==> flow/design.v <==
`timescale 1ns/1ps
`default_nettype none
module input_skew_buffer #(
    parameter int N = 2
)(
    input logic clk,
    input logic rst,
    input logic signed [N-1:0][15:0] flat_data_in,
    input logic flat_valid_in,  
    output logic signed [N-1:0][15:0] skewed_data_out,
    output logic [N-1:0] skewed_valid_out  
);
    genvar i;
    generate
        for (i = 0; i < N; i++) begin : gen_skew
            if (i == 0) begin
                assign skewed_data_out[0] = flat_data_in[0];
                assign skewed_valid_out[0] = flat_valid_in;
            end else begin
                logic signed [15:0] shift_reg_data [0:i-1];
                logic shift_reg_valid [0:i-1];
                always_ff @(posedge clk or posedge rst) begin
                    if (rst) begin
                        for (int k=0; k<i; k++) begin
                             shift_reg_data[k] <= '0;
                             shift_reg_valid[k] <= 0;
                        end
                    end else begin
                        shift_reg_data[0] <= flat_data_in[i];
                        shift_reg_valid[0] <= flat_valid_in;
                        for (int k=1; k<i; k++) begin
                             shift_reg_data[k] <= shift_reg_data[k-1];
                             shift_reg_valid[k] <= shift_reg_valid[k-1];
                        end
                    end
                end
                assign skewed_data_out[i] = shift_reg_data[i-1];
                assign skewed_valid_out[i] = shift_reg_valid[i-1];
            end
        end
    endgenerate
endmodule
; ---- Step by step through the tools: input_skew_buffer
; Tool output for the design above, in the order of the flow.
; Lines are those of the file above, counted from 1.
; Operators carry their Yosys type and port widths (W data, S select, Z words).
; The mark n/a stands for no value.
[inputs]
design = input_skew_buffer
clk_port = clk
cell_library = sky130hd
pvt_corner = tt_025C_1v80

; ---- After elaboration
; Source: Yosys, flattened and elaborated. Widths are those after wreduce; folded enables and synchronous resets count as part of the registers. Registers that Yosys merges into a memory's read port (data or address) are not register bits. Print and check cells do not count. Equal cells are merged and count once.
[word_totals]
inputBits = 35
out_inout_bits = 34
wordCells = 2
register_bits = 17

; ---- Logic depth
; Depth = most cells in a row (Yosys ltp): at word level without a register or memory, in the mapped netlist without a sequential cell, where the memories' decode and read muxes count.
[logic_depth]
depth_word = 0
abc_area = 0
ltp_mapped = 1
ltp_nobuf = 1

; ---- Netlist
; The flow's flattened synthesis, as Yosys stat reports it; memories are mapped. The netlist is that of the ABC_AREA named above (0 if unset); the other value can give another one.
[types]
columns = type, n, area_total_um2
row1 = sky130_fd_sc_hd__dfrtp_1, 17, 425.408
row2 = sky130_fd_sc_hd__buf_4, 18, 135.13
row3 = sky130_fd_sc_hd__inv_1, 1, 3.754
[synth_totals]
cell_count = 36
flip_flops = 17
yosys_area_mm2 = 0.0005643

; ---- Timing after synthesis
; OpenSTA on the mapped netlist: ideal clock, no wires. The path of least setup slack (recovery checks aside). Input and output delay are each 20% of the period. Register names are those of the netlist, which keeps one name where synthesis merged equal registers.
[synth_path]
path_type = register to output
startpoint = register gen_skew[1].genblk1.shift_reg_valid[0]
endpoint = output port skewed_valid_out[1]
delay_ns = 0.467
tclk_ns = 1.14
slack_ns = 0.445
t_required_ns = 0.912
path_buffers = 1
t_arrival_ns = 0.467
output_delay_ns = 0.228
path_stages = 2
period_less_setup_slack_ns = 0.695
; "delay_ns" is the arrival time less input delay plus setup time.
; A path that ends at an output port has no setup time.
; "path_stages" counts driving pins, that of a launching flip-flop among them; a cell with two outputs on the path counts twice.
; "period_less_setup_slack_ns" = period - worst setup slack (recovery checks aside). The figure is calculated, with input and output delays left at 20% of the set period.
; At most two assigning lines are given for a register; there are more.
[synth_between]
path_cell_list = sky130_fd_sc_hd__dfrtp_1 -> sky130_fd_sc_hd__buf_4
elab_chain_cells = 0
[synth_lines]
columns = element, line_no
row1 = start: declaration, 21  ; logic shift_reg_valid [0:i-1];
row2 = start: assignment, 30  ; shift_reg_valid[0] <= flat_valid_in;
row3 = start: assignment, 33  ; shift_reg_valid[k] <= shift_reg_valid[k-1];
row4 = end: declaration, 11  ; output logic [N-1:0] skewed_valid_out

; ---- Timing after layout
; From the final timing report of run 1: the path of least setup slack in the routed layout; clock arrival at registers is part of the times.
[layout_path]
path_type = input to output
startpoint = input port flat_valid_in
endpoint = output port skewed_valid_out[0]
tclk_ns = 1.06
t_required_ns = 0.85
slack_ns = 0.03
path_buffers = 2
t_arrival_ns = 0.82
input_delay_ns = 0.21
output_delay_ns = 0.21
path_stages = 2
[layout_between]
path_cell_list = sky130_fd_sc_hd__clkdlybuf4s50_1 -> sky130_fd_sc_hd__buf_2
elab_chain_cells = 0
[layout_lines]
columns = element, line_no
row1 = start: declaration, 9  ; input logic flat_valid_in,
row2 = end: declaration, 11  ; output logic [N-1:0] skewed_valid_out

; input_skew_buffer through Yosys and OpenROAD on sky130hd: 2 stored runs, unordered, with their settings and measured results. The constraints put input and output delay at 20% of the set period each and load the outputs with 0.01 pF.
; "clock_period_reached_ns" is the run's clock period less its worst setup slack. It is reckoned from that one timing run; input and output delays stay at 20% of the period that was set.
; "worst_path_allowed_less_slack_ns" means the part of the period allowed to the worst setup path (the constraints hold back 20% at inputs and 20% at outputs) less its slack; where the path has registers, the arrival times of their clocks count too.
; By "total_power_uw" is meant OpenSTA's value without simulated activity: inputs other than the clock are taken to toggle once in ten clock periods, and the tool carries that through the logic.

[run 1: settings]
period_ns = 1.06
CORE_UTILIZATION = 47
PLACE_DENSITY_LB_ADDON = 0.26
CORE_MARGIN = 9
CELL_PAD_IN_SITES_GLOBAL_PLACEMENT = 2
CTS_CLUSTER_DIAMETER = 227
CAP_MARGIN = 20
MIN_ROUTING_LAYER = met1
SLEW_MARGIN = 20
[run 1: results]
worst_setup_slack_ns = 0.028
synthArea_mm2 = 0.0005643
finalUtil_frac = 0.687
design.die.area_mm2 = 0.002772
total_power_uw = 1149
worst_path_allowed_less_slack_ns = 0.61
worst_path_kind = input to output
layout_stdcell_area_mm2 = 0.0007632
fin_tns_ns = 0.000
clock_period_reached_ns = 1.032

[run 2: settings]
period_ns = 0.675
SETUP_SLACK_MARGIN = 0.02
CAP_MARGIN = 20
CORE_MARGIN = 2
CORE_UTILIZATION = 40
SLEW_MARGIN = 20
[run 2: results]
synthArea_mm2 = 0.0005643
fin_tns_ns = -4.133
total_power_uw = 1835
layout_stdcell_area_mm2 = 0.000797
clock_period_reached_ns = 0.932
worst_path_allowed_less_slack_ns = 0.80
worst_path_kind = register to output
design.die.area_mm2 = 0.0017272
worst_setup_slack_ns = -0.257
finalUtil_frac = 0.605
