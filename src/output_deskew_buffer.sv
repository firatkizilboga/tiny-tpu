==> flow/design.v <==
`timescale 1ns/1ps
`default_nettype none
module output_deskew_buffer #(
    parameter int N = 2
)(
    input logic clk,
    input logic rst,
    input logic signed [N-1:0][15:0] skewed_data_in,
    input logic [N-1:0] skewed_valid_in,
    output logic signed [N-1:0][15:0] flat_data_out,
    output logic [N-1:0] flat_valid_out
);
    genvar i;
    generate
        for (i = 0; i < N; i++) begin : gen_deskew
            localparam int DELAY = (N - 1) - i;
            if (DELAY == 0) begin
                assign flat_data_out[i] = skewed_data_in[i];
                assign flat_valid_out[i] = skewed_valid_in[i];
            end else begin
                logic signed [15:0] shift_reg_data [0:DELAY-1];
                logic shift_reg_valid [0:DELAY-1];
                always_ff @(posedge clk or posedge rst) begin
                    if (rst) begin
                        for (int k=0; k<DELAY; k++) begin
                            shift_reg_data[k] <= '0;
                            shift_reg_valid[k] <= 0;
                        end
                    end else begin
                        shift_reg_data[0] <= skewed_data_in[i];
                        shift_reg_valid[0] <= skewed_valid_in[i];
                        for (int k=1; k<DELAY; k++) begin
                            shift_reg_data[k] <= shift_reg_data[k-1];
                            shift_reg_valid[k] <= shift_reg_valid[k-1];
                        end
                    end
                end
                assign flat_data_out[i] = shift_reg_data[DELAY-1];
                assign flat_valid_out[i] = shift_reg_valid[DELAY-1];
            end
        end
    endgenerate
endmodule
From RTL to reports: output_deskew_buffer
The steps from the RTL of output_deskew_buffer to its reports follow in flow order.
Lines are those of the file above, counted from 1.
Library cell names are shortened.
A cell with - has no value.
Inputs
  top: output_deskew_buffer
  clock input: clk
  standard-cell library: sky130hd
  timing corner: tt_025C_1v80

Word level
Source: Yosys, flattened and elaborated. Widths are those after wreduce; folded enables and synchronous resets count as part of the registers. Registers that Yosys merges into a memory's read port (data or address) are not register bits. Print and check cells do not count. Equal cells are merged and count once.
Bit counts
  register bits after elaboration: 17
  bits of input ports: 36
  output and inout port bits: 34
  elaborated cells: 2

Logic depth
Longest topological path by Yosys (ltp), each cell counted once; first at word level (registers and memories cut), then after technology mapping (sequential cells cut; the memories' decode and read muxes count).
Depth
  depth after elaboration: 0
  ABC_AREA: 0
  mapped depth: 1
  depth with buffers taken out: 1

Synthesis result
Source: synth_stat.txt of the flow (Yosys; design flattened, memories mapped). It holds for the ABC_AREA given above (unset counts as 0); a run with the other value may have another netlist.
Synthesis totals
  cell count: 36
  synthesis area: 564.3 µm²
  sequential area: 425.4 µm²
  flip-flop cells: 17
  buffers: 18
Cells by type
  dfrtp_1: number 17, area in all 425.408 µm²
  buf_4: number 18, area in all 135.13 µm²
  inv_1: number 1, area in all 3.754 µm²

Path before layout
Path of least setup slack by OpenSTA after synthesis, without wires, with an ideal clock, recovery checks aside; 20% of the period is set as input and as output delay. Where synthesis merged equal registers, the netlist keeps one of their names.
Path after synthesis
  path kind: reg2out
  from: register gen_deskew[0].genblk1.shift_reg_valid[0]
  to: output flat_valid_out[0]
  period: 0.644 ns
  output delay: 0.129 ns
  time at the first pin: 0.000 ns
  data arrival time: 0.467 ns
  data required time: 0.515 ns
  path slack: 0.048 ns
  path delay: 0.467 ns
  stages on the path: 2
  path buffers: 1
  synthesis period reached: 0.596 ns
"path delay" = arrival - input delay + setup time.
A path that ends at an output port has no setup time.
"stages on the path": output pins that drive a net of the path, with the launching flip-flop's if there is one; two outputs of one cell count as two.
"synthesis period reached" = period - worst setup slack (recovery checks aside). The figure is calculated, with input and output delays left at 20% of the set period.
At most two assigning lines are given for a register; there are more.
On the way, after synthesis
  cells stage by stage: dfrtp_1 > buf_4
  length of the longest elaborated chain: 0
  elaborated cells between the ends (all ways): 0
  RTL lines with such cells: 0
Ends and longest elaborated chain, after synthesis
  start: declaration: line 22  | logic shift_reg_valid [0:DELAY-1];
  start: assignment: line 31  | shift_reg_valid[0] <= skewed_valid_in[i];
  start: assignment: line 34  | shift_reg_valid[k] <= shift_reg_valid[k-1];
  end: declaration: line 11  | output logic [N-1:0] flat_valid_out

Worst path after layout
Path of least setup slack in the final report of entry B (OpenROAD, finished layout, wires in). Where an end is a register, its clock arrival counts in the times.
Path post-layout
  path kind: reg2out
  from: register gen_deskew[0].genblk1.shift_reg_data[0][4]
  to: output flat_data_out
  period: 0.689 ns
  output delay: 0.14 ns
  time at the first pin: 0.28 ns
  data arrival time: 0.79 ns
  data required time: 0.55 ns
  path slack: -0.24 ns
  stages on the path: 2
  path buffers: 1
Where an end lacks its bit number, it is one bit of the signal, or one of the new flip-flops if synthesis recoded a state register.
On the way, post-layout
  cells stage by stage: dfrtp_1 > buf_2
  length of the longest elaborated chain: 0
  elaborated cells between the ends (all ways): 0
  RTL lines with such cells: 0
Ends and longest elaborated chain, post-layout
  start: declaration: line 21  | logic signed [15:0] shift_reg_data [0:DELAY-1];
  start: assignment: line 26  | shift_reg_data[k] <= '0;
  start: assignment: line 30  | shift_reg_data[0] <= skewed_data_in[i];
  end: declaration: line 10  | output logic signed [N-1:0][15:0] flat_data_out,

## Implementation results

Below are 2 stored runs of the flow (Yosys, OpenROAD; platform sky130hd) on output_deskew_buffer, each with its settings and what was measured, unordered. Constraints: input delay and output delay 20% of the set period each, output load 0.01 pF.
"achieved clock period (ns)" means the clock period less the worst setup slack. The figure is calculated, with input and output delays left at 20% of the set period.
"finish__power__total": no workload was simulated; the value follows from the tool's default switching activity.

Flow files of entry A
==> flow/run.sh <==
#!/bin/bash
# the make line also repeats the synthesis and layout settings of config.mk as NAME=value (left out here)
make -C /OpenROAD-flow-scripts/flow DESIGN_CONFIG=/design/flow/config.mk WORK_HOME=/design/flow/orfs CLKGATE_MAP_FILE= finish
==> flow/config.mk <==
export PLATFORM = sky130hd
export DESIGN_NAME = output_deskew_buffer
export DESIGN_NICKNAME = output_deskew_buffer
export VERILOG_FILES = /design/flow/design.v
export SDC_FILE = /design/flow/constraint.sdc
export NUM_CORES = 4
export LEC_CHECK = 0
export ABC_AREA = 1
export CAP_MARGIN = 20
export CELL_PAD_IN_SITES_DETAIL_PLACEMENT = 2
export CORE_MARGIN = 2
export CORE_UTILIZATION = 71
export CTS_CLUSTER_DIAMETER = 243
export CTS_CLUSTER_SIZE = 97
export GPL_ROUTABILITY_DRIVEN = 1
export MAX_ROUTING_LAYER = met4
export PLACE_DENSITY_LB_ADDON = 0.17
export SLEW_MARGIN = 35
==> flow/constraint.sdc <==
create_clock -name core_clock -period 0.668 [get_ports {clk}]
set_input_delay 0.1336 -clock core_clock [delete_from_list [all_inputs] [get_ports {clk}]]
set_output_delay 0.1336 -clock core_clock [all_outputs]
set_load 0.01 [all_outputs]

report of entry A: did not finish, floorplan, PDN-0185

Flow files of entry B
==> flow/run.sh <==
#!/bin/bash
# the make line also repeats the synthesis and layout settings of config.mk as NAME=value (left out here)
make -C /OpenROAD-flow-scripts/flow DESIGN_CONFIG=/design/flow/config.mk WORK_HOME=/design/flow/orfs CLKGATE_MAP_FILE= finish
==> flow/config.mk <==
export PLATFORM = sky130hd
export DESIGN_NAME = output_deskew_buffer
export DESIGN_NICKNAME = output_deskew_buffer
export VERILOG_FILES = /design/flow/design.v
export SDC_FILE = /design/flow/constraint.sdc
export NUM_CORES = 4
export LEC_CHECK = 0
export CAP_MARGIN = 20
export CORE_MARGIN = 2
export CORE_UTILIZATION = 40
export SETUP_SLACK_MARGIN = 0.17
export SLEW_MARGIN = 20
==> flow/constraint.sdc <==
create_clock -name core_clock -period 0.689 [get_ports {clk}]
set_input_delay 0.1378 -clock core_clock [delete_from_list [all_inputs] [get_ports {clk}]]
set_output_delay 0.1378 -clock core_clock [all_outputs]
set_load 0.01 [all_outputs]

report of entry B
yosys chip area after synthesis (um^2): 564.3
finish__design__die__area: 1727.2
finish__design__instance__area__stdcell: 767.0
finish__timing__setup__ws: -0.241
finish__timing__setup__tns: -3.893
finish__timing__hold__ws: 0.148
finish__power__total: 1.778e-03
achieved clock period (ns): 0.930
